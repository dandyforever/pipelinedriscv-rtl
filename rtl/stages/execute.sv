==> flow/design.v <==
`default_nettype wire
module alu #(
  parameter DATA_W   = 32,
  parameter ALU_OP_W = 3
)(
  input   [DATA_W-1:0]src_a,
  input   [DATA_W-1:0]src_b,
  input [ALU_OP_W-1:0]op,
  input               alt,
  output logic [DATA_W-1:0]res
);
  localparam SHAMT_W = 5;
  wire signed [DATA_W-1:0]a_sign;
  wire signed [DATA_W-1:0]b_sign;
  assign a_sign = src_a;
  assign b_sign = src_b;
  wire [SHAMT_W-1:0]shamt = src_b[4:0];
  always_comb begin
    case (op)
      3'b000: res = src_a + (alt ? (~src_b + 1) : src_b);
      3'b001: res = src_a << shamt;
      3'b010: res = a_sign < b_sign;
      3'b011: res = src_a < src_b;
      3'b100: res = src_a ^ src_b;
      3'b101: if (alt) res = a_sign >>> shamt;
              else res = src_a >> shamt;
      3'b110: res = src_a | src_b;
      3'b111: res = src_a & src_b;
      default: res = 0;
    endcase
  end
endmodule
`default_nettype wire
`default_nettype wire
module latch #(
  parameter DATA_W = 1
)(
  input clk,
  input reset,
  input en,
  input clear,
  input  [DATA_W-1:0]data_i,
  output [DATA_W-1:0]data_o
);
  reg [DATA_W-1:0]data_ff;
  assign data_o = data_ff;
  always_ff @(posedge clk or posedge reset) begin
    if (reset) begin
      data_ff <= 0;
    end else begin
      data_ff <= clear ? 0 : en ? data_i : data_ff;
    end
  end
endmodule
`default_nettype wire
`default_nettype wire
module execute_stage #(
  parameter ALU_OP_W      = 3,
  parameter IMM_W         = 32,
  parameter DATA_W        = 32,
  parameter ADDR_W        = 5,
  parameter PC_W          = 32,
  parameter ALU_SRC_SEL_W = 2
)(
  input clk,
  input reset,
  input                 has_imm_i,
  input   [ALU_OP_W-1:0]alu_op_i,
  input                 alu_alt_i,
  input                 rf_we_i,
  input                 mem_we_i,
  input                 mem2rf_i,
  input                 branch_i,
  input                 check_eq_i,
  input                 jump_i,
  input      [IMM_W-1:0]imm32_i,
  input     [DATA_W-1:0]rf_data0_i,
  input     [DATA_W-1:0]rf_data1_i,
  input     [ADDR_W-1:0]rf_waddr_i,
  input       [PC_W-1:0]pc_plus1_i,
  input     [ADDR_W-1:0]rf_src0_i,
  input     [ADDR_W-1:0]rf_src1_i,
  input     [DATA_W-1:0]rf_data_m_i,
  input     [DATA_W-1:0]rf_data_w_i,
  input [ALU_SRC_SEL_W-1:0]alu_src0_sel_i,
  input [ALU_SRC_SEL_W-1:0]alu_src1_sel_i,
  input latch_en_i,
  input latch_clear_i,
  output             rf_we_o,
  output             mem_we_o,
  output             mem2rf_o,
  output             branch_o,
  output             check_eq_o,
  output             jump_o,
  output [DATA_W-1:0]mem_wdata_o,
  output [ADDR_W-1:0]rf_waddr_o,
  output [DATA_W-1:0]alu_result_o,
  output   [PC_W-1:0]pc_branch_o,
  output [ADDR_W-1:0]rf_src0_o,
  output [ADDR_W-1:0]rf_src1_o,
  output [ADDR_W-1:0]rf_dst_o,
  output             mem2rf_hu_o
);
  logic [DATA_W-1:0]alu_src0_rf;
  logic [DATA_W-1:0]alu_src1_rf;
  always_comb begin
    casez(alu_src0_sel_i)
      2'b00:   alu_src0_rf = rf_data0_i;
      2'b01:   alu_src0_rf = rf_data_w_i;
      2'b10:   alu_src0_rf = rf_data_m_i;
      default: alu_src0_rf = 0;
    endcase
  end
  always_comb begin
    casez(alu_src1_sel_i)
      2'b00:   alu_src1_rf = rf_data1_i;
      2'b01:   alu_src1_rf = rf_data_w_i;
      2'b10:   alu_src1_rf = rf_data_m_i;
      default: alu_src1_rf = 0;
    endcase
  end
  wire [PC_W-1:0]pc_branch_pc = pc_plus1_i + imm32_i;
  wire [DATA_W-1:0]alu_src0 = alu_src0_rf;
  wire [DATA_W-1:0]alu_src1 = has_imm_i ? imm32_i : alu_src1_rf;
  wire [DATA_W-1:0]alu_result;
  wire [DATA_W-1:0]pc_plus1;
  wire [DATA_W-1:0]result;
  alu #(
    .DATA_W  (DATA_W  ),
    .ALU_OP_W(ALU_OP_W)
  ) alu (
    .src_a(alu_src0  ),
    .src_b(alu_src1  ),
    .op   (alu_op_i  ),
    .alt  (alu_alt_i ),
    .res  (alu_result)
  );
  assign pc_plus1 = pc_plus1_i + 1;
  assign result   = jump_i ? pc_plus1 : alu_result;
  wire [PC_W-1:0]pc_jalr    = alu_result;
  wire           pc_src_sel = has_imm_i && jump_i;
  wire [PC_W-1:0]pc_branch  = pc_src_sel ? pc_jalr : pc_branch_pc;
  latch rf_we_l   (.clk(clk), .reset(reset), .en(latch_en_i), .clear(latch_clear_i), .data_i(rf_we_i   ), .data_o(rf_we_o   ));
  latch mem_we_l  (.clk(clk), .reset(reset), .en(latch_en_i), .clear(latch_clear_i), .data_i(mem_we_i  ), .data_o(mem_we_o  ));
  latch mem2rf_l  (.clk(clk), .reset(reset), .en(latch_en_i), .clear(latch_clear_i), .data_i(mem2rf_i  ), .data_o(mem2rf_o  ));
  latch branch_l  (.clk(clk), .reset(reset), .en(latch_en_i), .clear(latch_clear_i), .data_i(branch_i  ), .data_o(branch_o  ));
  latch check_eq_l(.clk(clk), .reset(reset), .en(latch_en_i), .clear(latch_clear_i), .data_i(check_eq_i), .data_o(check_eq_o));
  latch jump_l    (.clk(clk), .reset(reset), .en(latch_en_i), .clear(latch_clear_i), .data_i(jump_i    ), .data_o(jump_o    ));
  latch #(.DATA_W(DATA_W)) mem_wdata_l (.clk(clk), .reset(reset), .en(latch_en_i), .clear(latch_clear_i), .data_i(alu_src1_rf), .data_o(mem_wdata_o ));
  latch #(.DATA_W(ADDR_W)) rf_waddr_l  (.clk(clk), .reset(reset), .en(latch_en_i), .clear(latch_clear_i), .data_i(rf_waddr_i ), .data_o(rf_waddr_o  ));
  latch #(.DATA_W(DATA_W)) alu_result_l(.clk(clk), .reset(reset), .en(latch_en_i), .clear(latch_clear_i), .data_i(result     ), .data_o(alu_result_o));
  latch #(.DATA_W(PC_W))   pc_branch_l (.clk(clk), .reset(reset), .en(latch_en_i), .clear(latch_clear_i), .data_i(pc_branch  ), .data_o(pc_branch_o  ));
  assign rf_src0_o = rf_src0_i;
  assign rf_src1_o = rf_src1_i;
  assign rf_dst_o    = rf_waddr_i;
  assign mem2rf_hu_o = mem2rf_i;
endmodule
`default_nettype wire
-- Reports on execute_stage
Tool output for the design above, in the order of the flow.
Line numbers count from 1 in the design file above.
Operators: Yosys type, input widths -> output width; for muxes data width and select width s.
Library cell names are shortened.
The mark -- stands for no value.
- top module: execute_stage
- clock port: clk
- library: sky130hd
- library corner: tt_025C_1v80

-- Word-level counts
Source: Yosys, flattened and elaborated, memories not mapped. Widths are those after wreduce. Registers that Yosys merges into a memory's read port (data or address) are not register bits. Print and check cells do not count.
- noted muxes and demuxes: 28
- noted $lt $le $gt $ge: 2
- divide/modulo/power cells: 0
- add/sub/neg operators: 4
- reductions and logical operators at 5
- shift operators at 3
- multipliers: 0
- equality and inequality tests: 11
- bitwise gates (word level) at 4
- operators with widths (operator ; count):
    $mux 32 ; 11
    $pmux 32 s8 ; 1
    $pmux 32 s3 ; 2
    $add 32x1->32 const B ; 2
    $add 32x32->32 ; 2
    $lt 32x32->1 ; 2
    $and 32x32->32 ; 1
    $or 32x32->32 ; 1
    $xor 32x32->32 ; 1
    $shl 32x5->32 ; 1
    $shr 32x5->32 ; 1
    $sshr 32x5->32 ; 1
    $not 32->32 ; 1
    $eq 3x3->1 const B ; 4
    $mux 1 ; 12
    $mux 5 ; 2
    $eq 3x2->1 const B ; 2
    $eq 2x1->1 const B ; 2
    $eq 2x2->1 const B ; 2
    $logic_not 2->1 ; 2
    $eq 3x1->1 const B ; 1
    $logic_not 3->1 ; 1
    $reduce_bool 2->1 ; 1
    $logic_and 1x1->1 ; 1
- memories kept at 0
- noted memory bits (writable): 0
- bits in registers at 107
- latch bits at 0
- elaborated cells at 67
- ROM bits at 0
- clocked read ports x word width at 0
- bits of input ports at 226
- output and inout bits at 123

-- Depth
Longest topological path by Yosys (ltp), each cell counted once; first at word level (registers and memories cut), then after technology mapping (sequential cells cut; the memories' decode and read muxes count).
- noted depth in word-level cells: 11
- ABC_AREA: 1
- noted mapped depth: 34
- noted gate-level depth less buffers: 32

-- Synthesis result
Yosys stat after the flow's synthesis: flattened, memories mapped to cells. It holds for the ABC_AREA given above (unset counts as 0); a run with the other value may have another netlist.
- mapped cells at 3166
- chip area (Yosys): 17887.2 um^2
- noted buffers: 145
- sequential part of the area at 2677.6 um^2
- flip-flops at 107
- cell types (cell ; count ; area in all (um^2)):
    nand2_1 ; 1049 ; 3.94E+03
    dfrtp_1 ; 107 ; 2.68E+03
    nand3_1 ; 435 ; 2.18E+03
    ha_1 ; 159 ; 1.99E+03
    inv_1 ; 336 ; 1261.21
    nor2_1 ; 250 ; 938.4
    a21oi_1 ; 174 ; 870.835
    o21ai_0 ; 148 ; 740.71
    xor2_1 ; 49 ; 429.162
    a22o_1 ; 42 ; 367.853
    clkbuf_1 ; 65 ; 243.984
    o211ai_1 ; 30 ; 225.216
    buf_2 ; 42 ; 210.202
    nand4_1 ; 24 ; 150.144
    o21bai_1 ; 20 ; 150.144
    nor3_1 ; 29 ; 145.139
    o21ai_1 ; 29 ; 145.139
    buf_4 ; 16 ; 120.115
Other cell types: 30; their cells: 162.

-- Path before layout
Path of least setup slack by OpenSTA after synthesis, without wires, with an ideal clock, recovery checks aside; 20% of the period is set as input and as output delay. Where synthesis merged equal registers, the netlist keeps one of their names.
- kind: input port to flip-flop
- start: input has_imm_i
- end: register alu_result_l.data_ff[25]
- noted data arrival time: 4233 ps
- noted delay of the path: 3362 ps
- path buffers at 2
- noted launch time at the first pin: 988 ps
- noted required time: 4823 ps
- noted period: 4940 ps
- noted library setup time: 117 ps
- input delay at 988 ps
- noted slack: 590 ps
- driving pins on the path at 29
- noted synthesis period reached: 4350 ps
"delay of the path" is the arrival time less input delay plus setup time.
"driving pins on the path" counts driving pins, that of a launching flip-flop among them; a cell with two outputs on the path counts twice.
"synthesis period reached" = period - worst setup slack (recovery checks aside). The figure is calculated, with input and output delays left at 20% of the set period.
The rows between start and end are the longest chain of elaborated cells between them; the timing report does not say that the signal goes this way. Where chains are equally long, one stands for them.
A line is the first line of the expression or statement that the cell stems from. Yosys adds cells for indexed reads and writes and turns some case tables into memories.
- cell sequence: buf_2 > inv_2 > or2_2 > buf_2 > nand2_2 > nand3_2 > nor2_4 > inv_2 > nor2_1 > inv_2 > nor2_4 > nand3_1 > o21ai_1 > xor2_1 > inv_1 > ha_1 > inv_1 > o21ai_0 > inv_1 > o21a_1 > o21a_1 > nand3_1 > a21oi_1 > xor2_1 > nand2_1 > nand2_1 > nand2_1 > nand2_1 > nand2_1
- noted length of the longest elaborated chain: 9
- noted elaborated cells on any way between the ends: 16
- source lines of those cells: 11
- those cells by class: 2 x add/sub; 3 x shift; 7 x mux; 4 x logic
- ends and longest elaborated chain, after synthesis (what ; RTL line ; text):
    from (decl) ; 67 ; input                 has_imm_i,
    $mux 32 ; 124 ; wire [DATA_W-1:0]alu_src1 = has_imm_i ? imm32_i : alu_src1_rf;
    $not 32->32 ; 20 ; 3'b000: res = src_a + (alt ? (~src_b + 1) : src_b);
    $add 32x1->32 ; 20 ;
    $mux 32 ; 20 ;
    $add 32x32->32 ; 20 ;
    $pmux 32 s8 ; 19 ; case (op)
    $mux 32 ; 139 ; assign result   = jump_i ? pc_plus1 : alu_result;
    $mux 32 (2 in a row) ; 51 ; data_ff <= clear ? 0 : en ? data_i : data_ff;
    to (assign) ; 49 ; data_ff <= 0;
    to (assign) ; 51 ;
    to (decl) ; 45 ; reg [DATA_W-1:0]data_ff;

-- Worst path after layout
Path of least setup slack in the final report of job 1 (OpenROAD, finished layout, wires in). Where an end is a register, its clock arrival counts in the times.
The report prints the path's times to 10 ps; the period is as set.
- kind: input port to flip-flop
- start: input alu_src1_sel_i[1]
- end: register pc_branch_l.data_ff[23]
- input delay at 1280 ps
- driving pins on the path at 31
- path buffers at 4
- noted required time: 6680 ps
- noted library setup time: 100 ps
- noted slack: 290 ps
- noted period: 6390 ps
- noted launch time at the first pin: 1280 ps
- noted data arrival time: 6390 ps
The rows between start and end are the longest chain of elaborated cells between them; the timing report does not say that the signal goes this way. Where chains are equally long, one stands for them.
- cell sequence: clkdlybuf4s50_1 > buf_4 > nor2_4 > buf_6 > nand2_1 > nand3_1 > nand2_2 > nand2_2 > nor2_2 > nand2_1 > nor2_4 > buf_4 > nand3_1 > o21ai_0 > xor2_1 > inv_1 > ha_1 > a21oi_1 > o21ai_0 > a21boi_1 > nand2_1 > nand2_1 > nand3_1 > nand2_1 > nand2_1 > nand2_1 > nand3_1 > nand2_1 > nand2_1 > nand2_1 > nand2_1
- noted length of the longest elaborated chain: 11
- noted elaborated cells on any way between the ends: 20
- source lines of those cells: 12
- those cells by class: 2 x add/sub; 2 x eq/ne; 3 x shift; 8 x mux; 4 x logic; 1 x reduce/logical
- ends and longest elaborated chain, post-layout (what ; RTL line ; text):
    from (decl) ; 86 ; input [ALU_SRC_SEL_W-1:0]alu_src1_sel_i,
    $eq 2x2->1 ; 115 ; casez(alu_src1_sel_i)
    $pmux 32 s3 ; 115 ;
    $mux 32 ; 124 ; wire [DATA_W-1:0]alu_src1 = has_imm_i ? imm32_i : alu_src1_rf;
    $not 32->32 ; 20 ; 3'b000: res = src_a + (alt ? (~src_b + 1) : src_b);
    $add 32x1->32 ; 20 ;
    $mux 32 ; 20 ;
    $add 32x32->32 ; 20 ;
    $pmux 32 s8 ; 19 ; case (op)
    $mux 32 ; 142 ; wire [PC_W-1:0]pc_branch  = pc_src_sel ? pc_jalr : pc_branch_pc;
    $mux 32 (2 in a row) ; 51 ; data_ff <= clear ? 0 : en ? data_i : data_ff;
    to (assign) ; 49 ; data_ff <= 0;
    to (assign) ; 51 ;
    to (decl) ; 45 ; reg [DATA_W-1:0]data_ff;

Subject: execute_stage on sky130hd, stored results

Hello all,

execute_stage through Yosys and OpenROAD on sky130hd: 2 stored runs, unordered, with their settings and measured results. The constraints put input and output delay at 20% of the set period each and load the outputs with 0.01 pF.
"period achieved": clock period set for the run, less the worst setup slack. It is reckoned from that one timing run; input and output delays stay at 20% of the period that was set.
"total power after layout" is the tool's figure for a default switching activity; nothing was simulated.

Job 1

==> flow/run.sh <==
#!/bin/bash
# the make line also repeats the synthesis and layout settings of config.mk as NAME=value (left out here)
make -C /OpenROAD-flow-scripts/flow DESIGN_CONFIG=/design/flow/config.mk WORK_HOME=/design/flow/orfs CLKGATE_MAP_FILE= finish
==> flow/config.mk <==
export PLATFORM = sky130hd
export DESIGN_NAME = execute_stage
export DESIGN_NICKNAME = execute_stage
export VERILOG_FILES = /design/flow/design.v
export SDC_FILE = /design/flow/constraint.sdc
export NUM_CORES = 4
export LEC_CHECK = 0
export ABC_AREA = 1
export CAP_MARGIN = 20
export CORE_ASPECT_RATIO = 1.61
export CORE_MARGIN = 10
export CORE_UTILIZATION = 45
export GPL_TIMING_DRIVEN = 0
export MAX_ROUTING_LAYER = met4
export PLACE_DENSITY_LB_ADDON = 0.09
export SETUP_SLACK_MARGIN = 0.14
export SLEW_MARGIN = 20
==> flow/constraint.sdc <==
create_clock -name core_clock -period 6.39 [get_ports {clk}]
set_input_delay 1.2780 -clock core_clock [delete_from_list [all_inputs] [get_ports {clk}]]
set_output_delay 1.2780 -clock core_clock [all_outputs]
set_load 0.01 [all_outputs]

Measured in job 1:
- chip area after synthesis (Yosys) at 17887.2 um^2
- full die area: 48350.7 um^2
- utilization in the final report: 0.572
- setup slack of the critical path: 285 ps
- final setup TNS at 0 ps
- noted the worst hold slack: 491 ps
- total power after layout: 3.897 mW
- period achieved: 6105 ps

Job 2

==> flow/run.sh <==
#!/bin/bash
# the make line also repeats the synthesis and layout settings of config.mk as NAME=value (left out here)
make -C /OpenROAD-flow-scripts/flow DESIGN_CONFIG=/design/flow/config.mk WORK_HOME=/design/flow/orfs CLKGATE_MAP_FILE= finish
==> flow/config.mk <==
export PLATFORM = sky130hd
export DESIGN_NAME = execute_stage
export DESIGN_NICKNAME = execute_stage
export VERILOG_FILES = /design/flow/design.v
export SDC_FILE = /design/flow/constraint.sdc
export NUM_CORES = 4
export LEC_CHECK = 0
export CAP_MARGIN = 5
export CELL_PAD_IN_SITES_GLOBAL_PLACEMENT = 1
export CORE_MARGIN = 2
export CORE_UTILIZATION = 67
export GPL_ROUTABILITY_DRIVEN = 1
export MIN_ROUTING_LAYER = met1
export SETUP_SLACK_MARGIN = 1.69
export SLEW_MARGIN = 10
==> flow/constraint.sdc <==
create_clock -name core_clock -period 8.54 [get_ports {clk}]
set_input_delay 1.7080 -clock core_clock [delete_from_list [all_inputs] [get_ports {clk}]]
set_output_delay 1.7080 -clock core_clock [all_outputs]
set_load 0.01 [all_outputs]

Job 2: no final report: placement broke off with GPL-0301.

Thanks
